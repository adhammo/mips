==> flow/design.v <==
module register_reset #(parameter WIDTH=8, parameter RSTVAL=8'b0) (
  input clk, rst,
  input load,
  input [WIDTH-1:0] in,
  output reg [WIDTH-1:0] out
);
  always @(posedge clk or negedge rst) begin
    if (!rst) out <= RSTVAL;   
    else if (load) out <= in;  
  end
endmodule
module sp_reg (
  input clk, rst,
  input enable,
  input push, pop,
  output wire [31:0] sp
);
  wire [31:0] sp_out;
  assign sp = pop ? sp_out + 32'd2 : sp_out;  
  wire [31:0] sp_in;
  assign sp_in = push ? sp_out - 32'd2 : sp_out + 32'd2;  
  register_reset #(.WIDTH(32), .RSTVAL({32'hFFFFFFFE})) sp_regi (.clk(clk), .rst(rst),
                                                                 .load(enable && (push || pop)),
                                                                 .in(sp_in),
                                                                 .out(sp_out));
endmodule
== Tool chain data of sp_reg ==
What the tools print for sp_reg, step after step.
Line numbers count from 1 in the design file above.
Operators carry their Yosys type and port widths (W data, S select, Z words).
Library cell names are shortened.
The mark - stands for no value.
Design
  top module: sp_reg
  clock port: clk
  cell library: sky130hd
  library corner: tt_025C_1v80

== Elaborated design ==
Yosys after proc, flatten, opt, wreduce and memory -nomap, before mapping. Enables and synchronous resets that opt folds into registers are not counted as muxes. Memory bits, and registers merged into a memory's read port (data or address), are not among the register bits. Print and check cells are not counted. Equal cells are merged and count once.
Storage and ports
  register bits: 32
  input bits: 5
  cells after elaboration: 7
Cells by class
  add/subtract/negate cells: 2
  multiplexer cells: 2
  reduce/logical cells: 2
Operator list (number)
  $mux W32: 2
  $add A32 B2 Y32 const B: 1
  $sub A32 B2 Y32 const B: 1
  $logic_and A1 B1 Y1: 1
  $logic_or A1 B1 Y1: 1

== Depth ==
Yosys ltp: most cells in a row. Word level: on the elaborated netlist, between registers, memories and ports. Mapped: between sequential cells and ports; inverters and the memories' decode and read muxes count.
Logic depth
  word-level depth: 2
  ABC_AREA: 0
  gate-level depth with buffers: 8
  gate-level depth less buffers: 7

== Netlist ==
The flow's flattened synthesis, as Yosys stat reports it; memories are mapped. The netlist is that of the ABC_AREA named above (0 if unset); the other value can give another one.
Synthesis totals
  mapped cells: 308
  cell area after synthesis: 2590.0 um2
  mapped flip-flops: 31
  buffers: 30
Cell types
  dfstp_2: number 31, total area 814.531 um2
  xnor2_1: number 39, total area 341.578 um2
  xor2_1: number 21, total area 183.926 um2
  nor4_1: number 17, total area 106.352 um2
  nand2_1: number 27, total area 101.347 um2
  nand4_1: number 12, total area 75.072 um2
  buf_2: number 13, total area 65.062 um2
  nand3_1: number 13, total area 65.062 um2
  nor3_1: number 13, total area 65.062 um2
  o21ai_0: number 12, total area 60.058 um2
  and3_1: number 9, total area 56.304 um2
  nor2_1: number 15, total area 56.304 um2
  clkbuf_1: number 14, total area 52.55 um2
  nor4_2: number 4, total area 50.048 um2
  and4_1: number 5, total area 43.792 um2
  a21oi_1: number 8, total area 40.038 um2
  or4_4: number 3, total area 33.782 um2
  or3_1: number 5, total area 31.28 um2
Other cell types: 27; their cells: 47.
The figures by module come from a second, unflattened synthesis with its own total; it is not the netlist above.
Second synthesis, totals
  cell total of the unflattened synthesis: 319
  area total of the unflattened synthesis: 2964.1 um2
Each row is one instance without its submodules.
Modules
  sp_reg: instances 1, cells 251, area 1580.3 um2, sequential area 0.0 um2
  register_reset: instances 1, cells 68, area 1383.8 um2, sequential area 839.6 um2

== Worst setup path after synthesis ==
Path of least setup slack by OpenSTA after synthesis, without wires, with an ideal clock, recovery checks aside; 20% of the period is set as input and as output delay. Where synthesis merged equal registers, the netlist keeps one of their names.
Path after synthesis
  kind: register -> output
  start point: register sp_regi.out[10]
  end point: output sp[25]
  period: 3.56 ns
  output delay: 0.712 ns
  time at the first pin: 0.000 ns
  arrival time: 2.089 ns
  required time: 2.848 ns
  path slack: 0.759 ns
  delay of the path: 2.089 ns
  driving pins on the path: 9
  period reached after synthesis: 2.801 ns
"delay of the path" is the arrival time less input delay plus setup time.
At an output port there is no setup time.
"driving pins on the path": output pins that drive a net of the path, with the launching flip-flop's if there is one; two outputs of one cell count as two.
"period reached after synthesis" = period - worst setup slack (recovery checks aside). The figure is calculated, with input and output delays left at 20% of the set period.
Between the ends stands the longest chain of elaborated cells between them, by number of cells; it is not shown to be the way that was timed. Of several equally long chains one is given.
A line is the first line of the expression or statement that the cell stems from. Yosys adds cells for indexed reads and writes and turns some case tables into memories.
On the way, after synthesis
  cells stage by stage: dfstp_2 buf_2 and4_1 clkbuf_1 nand2_1 or3_1 clkbuf_1 nor3_1 xor2_1
  length of the longest elaborated chain: 2
  elaborated cells on any way between the ends: 2
RTL lines, path after synthesis
  start: declaration: line 5  | output reg [WIDTH-1:0] out
  start: assignment: line 8  | if (!rst) out <= RSTVAL;
  start: assignment: line 9  | else if (load) out <= in;
  $add A32 B2 Y32: line 19  | assign sp = pop ? sp_out + 32'd2 : sp_out;
  $mux W32: line 19
  end: declaration: line 16  | output wire [31:0] sp

== Timing after layout ==
From the final timing report of record 2: the path of least setup slack in the routed layout; clock arrival at registers is part of the times.
Path after layout
  kind: register -> output
  start point: register sp_regi.out[1]
  end point: output sp[25]
  period: 2.66 ns
  output delay: 0.53 ns
  time at the first pin: 0.29 ns
  arrival time: 2.25 ns
  required time: 2.13 ns
  path slack: -0.12 ns
  driving pins on the path: 9
Between the ends stands the longest chain of elaborated cells between them, by number of cells; it is not shown to be the way that was timed. Of several equally long chains one is given.
On the way, after layout
  cells stage by stage: dfstp_2 ha_4 and3_4 nand3_4 or3_4 buf_4 nor3_4 xor2_1 buf_2
  length of the longest elaborated chain: 2
  elaborated cells on any way between the ends: 2
RTL lines, path after layout
  start: declaration: line 5  | output reg [WIDTH-1:0] out
  start: assignment: line 8  | if (!rst) out <= RSTVAL;
  start: assignment: line 9  | else if (load) out <= in;
  $add A32 B2 Y32: line 19  | assign sp = pop ? sp_out + 32'd2 : sp_out;
  $mux W32: line 19
  end: declaration: line 16  | output wire [31:0] sp

==> runs of sp_reg <==
Stored flow runs of sp_reg (2 of them; Yosys, OpenROAD, sky130hd). They differ in their settings and are not a sequence. Constraints: input delay and output delay 20% of the set period each, output load 0.01 pF.

Flow files of record 1
==> flow/run.sh <==
#!/bin/bash
# the make line also repeats the synthesis and layout settings of config.mk as NAME=value (left out here)
make -C /OpenROAD-flow-scripts/flow DESIGN_CONFIG=/design/flow/config.mk WORK_HOME=/design/flow/orfs CLKGATE_MAP_FILE= finish
==> flow/config.mk <==
export PLATFORM = sky130hd
export DESIGN_NAME = sp_reg
export DESIGN_NICKNAME = sp_reg
export VERILOG_FILES = /design/flow/design.v
export SDC_FILE = /design/flow/constraint.sdc
export NUM_CORES = 4
export LEC_CHECK = 0
export ABC_AREA = 0
export CAP_MARGIN = 10
export CELL_PAD_IN_SITES_DETAIL_PLACEMENT = 2
export CORE_MARGIN = 9
export CORE_UTILIZATION = 34
export MAX_ROUTING_LAYER = met5
export PLACE_DENSITY_LB_ADDON = 0.22
export SLEW_MARGIN = 15
==> flow/constraint.sdc <==
create_clock -name core_clock -period 1.95 [get_ports {clk}]
set_input_delay 0.3900 -clock core_clock [delete_from_list [all_inputs] [get_ports {clk}]]
set_output_delay 0.3900 -clock core_clock [all_outputs]
set_load 0.01 [all_outputs]

report of record 1: did not finish, cts, DPL-0033

Flow files of record 2
==> flow/run.sh <==
#!/bin/bash
# the make line also repeats the synthesis and layout settings of config.mk as NAME=value (left out here)
make -C /OpenROAD-flow-scripts/flow DESIGN_CONFIG=/design/flow/config.mk WORK_HOME=/design/flow/orfs CLKGATE_MAP_FILE= finish
==> flow/config.mk <==
export PLATFORM = sky130hd
export DESIGN_NAME = sp_reg
export DESIGN_NICKNAME = sp_reg
export VERILOG_FILES = /design/flow/design.v
export SDC_FILE = /design/flow/constraint.sdc
export NUM_CORES = 4
export LEC_CHECK = 0
export CAP_MARGIN = 20
export CORE_MARGIN = 2
export CORE_UTILIZATION = 40
export SETUP_SLACK_MARGIN = 0.26
export SLEW_MARGIN = 20
==> flow/constraint.sdc <==
create_clock -name core_clock -period 2.66 [get_ports {clk}]
set_input_delay 0.5320 -clock core_clock [delete_from_list [all_inputs] [get_ports {clk}]]
set_output_delay 0.5320 -clock core_clock [all_outputs]
set_load 0.01 [all_outputs]

report of record 2
yosys chip area after synthesis (um^2): 2590.0
finish__design__die__area: 7134.3
finish__design__instance__area__stdcell: 4035.1
finish__design__instance__utilization: 0.6391
finish__timing__setup__ws: -0.117
finish__timing__setup__tns: -0.292
finish__timing__hold__ws: 0.495
