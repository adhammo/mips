==> flow/design.v <==
module register_file (
  input clk, rst,
  input write,
  input [2:0] wreg, rreg1, rreg2,
  input [15:0] wd,
  output wire [15:0] rd1, rd2
);
  integer i;
  reg [15:0] regfile[0:7];
  assign rd1 = (write && rreg1 == wreg) ? wd : regfile[rreg1];
  assign rd2 = (write && rreg2 == wreg) ? wd : regfile[rreg2];
  always @(posedge clk or negedge rst) begin
    if (!rst) begin
      for (i = 0; i < 8; i = i + 1)
        regfile[i] <= 16'b0;
    end else if (write) begin
      regfile[wreg] <= wd;
    end
  end
endmodule
module rd_wr_unit (
  input clk, rst,
  input dirty, skip,
  input [2:0] wreg, rreg1, rreg2,
  input [15:0] wd,
  output wire [15:0] rd1, rd2
);
  wire write;
  assign write = !dirty && !skip;
  register_file regi_file (.clk(clk), .rst(rst),
                           .write(write),
                           .wreg(wreg), .rreg1(rreg1), .rreg2(rreg2),
                           .wd(wd),
                           .rd1(rd1), .rd2(rd2));
endmodule
[Step by step through the tools: rd_wr_unit]
Tool output for the design above, in the order of the flow.
Line numbers count from 1 in the design file above.
Cell names lack the library's common part.
Not given: --
Design
  top: rd_wr_unit
  clock input: clk
  standard-cell library: sky130hd
  timing corner: tt_025C_1v80

[After elaboration]
Yosys after proc, flatten, opt, wreduce and memory -nomap, before mapping. Enables and synchronous resets that opt folds into registers are not counted as muxes. Print and check cells are not counted. Equal cells are merged and count once.
Storage and ports
  bits in registers: 128
  latch bits: 0
  memory bits (writable): 0
  ROM bits: 0
  word width x clocked read ports: 0
  memories: 0
  input bits: 29
  output and inout bits: 32
  cells after elaboration: 51
Operators by class
  $add $sub $neg: 0
  multipliers: 0
  div/mod/pow operators: 0
  order comparisons: 0
  eq/ne operators: 23
  shift-type cells: 0
  muxes and demuxes: 4
  bitwise logic cells: 0
  reduce/logical cells: 16
Operators with widths (count)
  case mux 16 bit (select 8 bit): 2
  == test 3 bit (second input constant): 12
  two-way mux 16 bit: 2
  == test 3 x 2 -> 1 bit (second input constant): 6
  AND reduction 2 bit: 8
  == test 3 x 1 -> 1 bit (second input constant): 3
  logical NOT 3 bit: 3
  == test 3 bit: 2
  logical AND 1 bit: 3
  logical NOT 1 bit: 2

[Logic depth]
Depth = most cells in a row (Yosys ltp): at word level without a register or memory, in the mapped netlist without a sequential cell, where the memories' decode and read muxes count.
Logic depth
  depth in word-level cells: 4
  ABC_AREA: 0
  depth in mapped cells: 7
  depth with buffers taken out: 4

[Netlist]
Yosys stat after the flow's synthesis: flattened, memories mapped to cells. It holds for the ABC_AREA given above (unset counts as 0); a run with the other value may have another netlist.
Mapped netlist
  cell count: 692
  synthesis area: 7669.9 um2
  sequential area: 3203.1 um2
  mapped flip-flops: 128
  buffers: 68
Cell types
  dfrtp_1: count 128, area in all 3.2E+03 um2
  mux2_2: count 124, area in all 1.4E+03 um2
  mux2i_1: count 49, area in all 490.47 um2
  nor2_1: count 56, area in all 210.202 um2
  o31ai_1: count 26, area in all 195.187 um2
  nor2b_1: count 28, area in all 175.168 um2
  mux2_4: count 10, area in all 150.144 um2
  a221oi_1: count 15, area in all 131.376 um2
  buf_2: count 25, area in all 125.12 um2
  inv_1: count 31, area in all 116.362 um2
  nand2_1: count 30, area in all 112.608 um2
  o22ai_1: count 17, area in all 106.352 um2
  o221ai_1: count 11, area in all 96.342 um2
  buf_6: count 7, area in all 78.826 um2
  buf_4: count 10, area in all 75.072 um2
  o2bb2ai_1: count 8, area in all 70.067 um2
  mux4_2: count 3, area in all 67.565 um2
  o32ai_1: count 7, area in all 61.309 um2
Not listed: further types 36, cells in them 107.
By module: a second synthesis without flattening, with its own total; a netlist apart from the flattened one above.
Unflattened totals
  cells (unflattened synthesis): 682
  area (unflattened synthesis): 7644.8 um2
Rows give one instance, submodules left out.
By module
  register_file: instances 1, cells 681, area 7641.1 um2, sequential area 3203.1 um2
  rd_wr_unit: instances 1, cells 1, area 3.8 um2, sequential area 0.0 um2

[Timing after synthesis]
Source: OpenSTA report_checks on the synthesized netlist (no wires, ideal clock, input and output delay 20% of the period each), path of least setup slack; recovery checks are left aside. Register names are those of the netlist, which keeps one name where synthesis merged equal registers.
Timing path post-synthesis
  path kind: input to output
  start: input rreg2[0]
  end: output rd2[14]
  clock period: 3.12 ns
  external output delay: 0.624 ns
  launch time at the first pin: 0.624 ns
  arrival time: 1.811 ns
  slack: 0.685 ns
  delay of the path: 1.187 ns
  driving pins on the path: 6
  period reached after synthesis: 2.435 ns
"delay of the path" = arrival - input delay + setup time.
A path that ends at an output port has no setup time.
"driving pins on the path" counts driving pins, that of a launching flip-flop among them; a cell with two outputs on the path counts twice.
"period reached after synthesis" is the clock period less the worst setup slack; recovery checks do not enter. This is arithmetic on one report: input and output delays are still those of the set period (20% each).
Between the ends stands the longest chain of elaborated cells between them, by number of cells; it is not shown to be the way that was timed. Of several equally long chains one is given.
Each line given opens the expression or statement behind the cell; cells for indexed reads and writes are added by Yosys, which also makes memories of some case tables.
On the way, post-synthesis
  cells stage by stage: buf_4 > buf_4 > or3b_1 > o221ai_1 > a311oi_1 > o31ai_1
  cells in the longest elaborated chain: 3
  elaborated cells on any way between the ends: 12
  those cells by class: eq/ne (8); mux (2); reduce/logical (2)
Ends and longest elaborated chain, post-synthesis
  start, declared: line 24  | input [2:0] wreg, rreg1, rreg2,
  == test 3 bit: line 11  | assign rd2 = (write && rreg2 == wreg) ? wd : regfile[rreg2];
  case mux 16 bit (select 8 bit): line 11
  two-way mux 16 bit: line 11
  end, declared: line 26  | output wire [15:0] rd1, rd2

[Worst path after layout]
Path of least setup slack in the final report of run B (OpenROAD, finished layout, wires in). Where an end is a register, its clock arrival counts in the times.
Timing path after layout
  path kind: input to output
  start: input rreg2[0]
  end: output rd2[13]
  clock period: 2.15 ns
  external output delay: 0.43 ns
  launch time at the first pin: 0.43 ns
  arrival time: 2.32 ns
  slack: -0.60 ns
  driving pins on the path: 8
Between the ends stands the longest chain of elaborated cells between them, by number of cells; it is not shown to be the way that was timed. Of several equally long chains one is given.
On the way, after layout
  cells stage by stage: buf_8 > bufbuf_16 > buf_6 > nor2b_1 > o221ai_2 > a221oi_2 > o31ai_4 > buf_2
  cells in the longest elaborated chain: 3
  elaborated cells on any way between the ends: 12
  those cells by class: eq/ne (8); mux (2); reduce/logical (2)
Ends and longest elaborated chain, after layout
  start, declared: line 24  | input [2:0] wreg, rreg1, rreg2,
  == test 3 bit: line 11  | assign rd2 = (write && rreg2 == wreg) ? wd : regfile[rreg2];
  case mux 16 bit (select 8 bit): line 11
  two-way mux 16 bit: line 11
  end, declared: line 26  | output wire [15:0] rd1, rd2

## Implementation results

Top module rd_wr_unit; platform sky130hd; tools Yosys and OpenROAD; 2 stored runs in no particular order. Input and output delays are each 20% of the period that was set; the output load is 0.01 pF.
"achieved clock period (ns)": clock period set for the run, less the worst setup slack. It is reckoned from that one timing run; input and output delays stay at 20% of the period that was set.
"worst setup path time (ns)" is the time allowed to the run's worst setup path (the clock period less input and output delay, where it has them) less its slack. Clock arrival times count: a late capture clock shortens it, a late launch clock lengthens it.
"finish__power__total" rests on the timing tool's default activity at the inputs, not on a simulated workload.

settings of run A
{
  "period_ns": 2.2,
  "CORE_UTILIZATION": 65,
  "SETUP_SLACK_MARGIN": 0.04,
  "PLACE_DENSITY_LB_ADDON": 0.29,
  "CORE_MARGIN": 4,
  "CELL_PAD_IN_SITES_GLOBAL_PLACEMENT": 0,
  "CELL_PAD_IN_SITES_DETAIL_PLACEMENT": 0,
  "GPL_TIMING_DRIVEN": 1,
  "GPL_ROUTABILITY_DRIVEN": 0,
  "CAP_MARGIN": 20,
  "SLEW_MARGIN": 20
}
report of run A: did not finish, route, GRT-0232

settings of run B
{
  "period_ns": 2.15,
  "CORE_UTILIZATION": 61,
  "CAP_MARGIN": 20,
  "CORE_MARGIN": 2,
  "SLEW_MARGIN": 20
}
report of run B
yosys chip area after synthesis (um^2): 7669.9
finish__design__die__area: 13486.2
finish__design__instance__area__stdcell: 11043.1
finish__design__instance__utilization: 0.9080
finish__timing__setup__ws: -0.603
finish__timing__setup__tns: -3.906
finish__timing__hold__ws: 0.481
finish__power__total: 9.322e-03
achieved clock period (ns): 2.753
worst setup path time (ns): 1.89
worst setup path kind: input to output
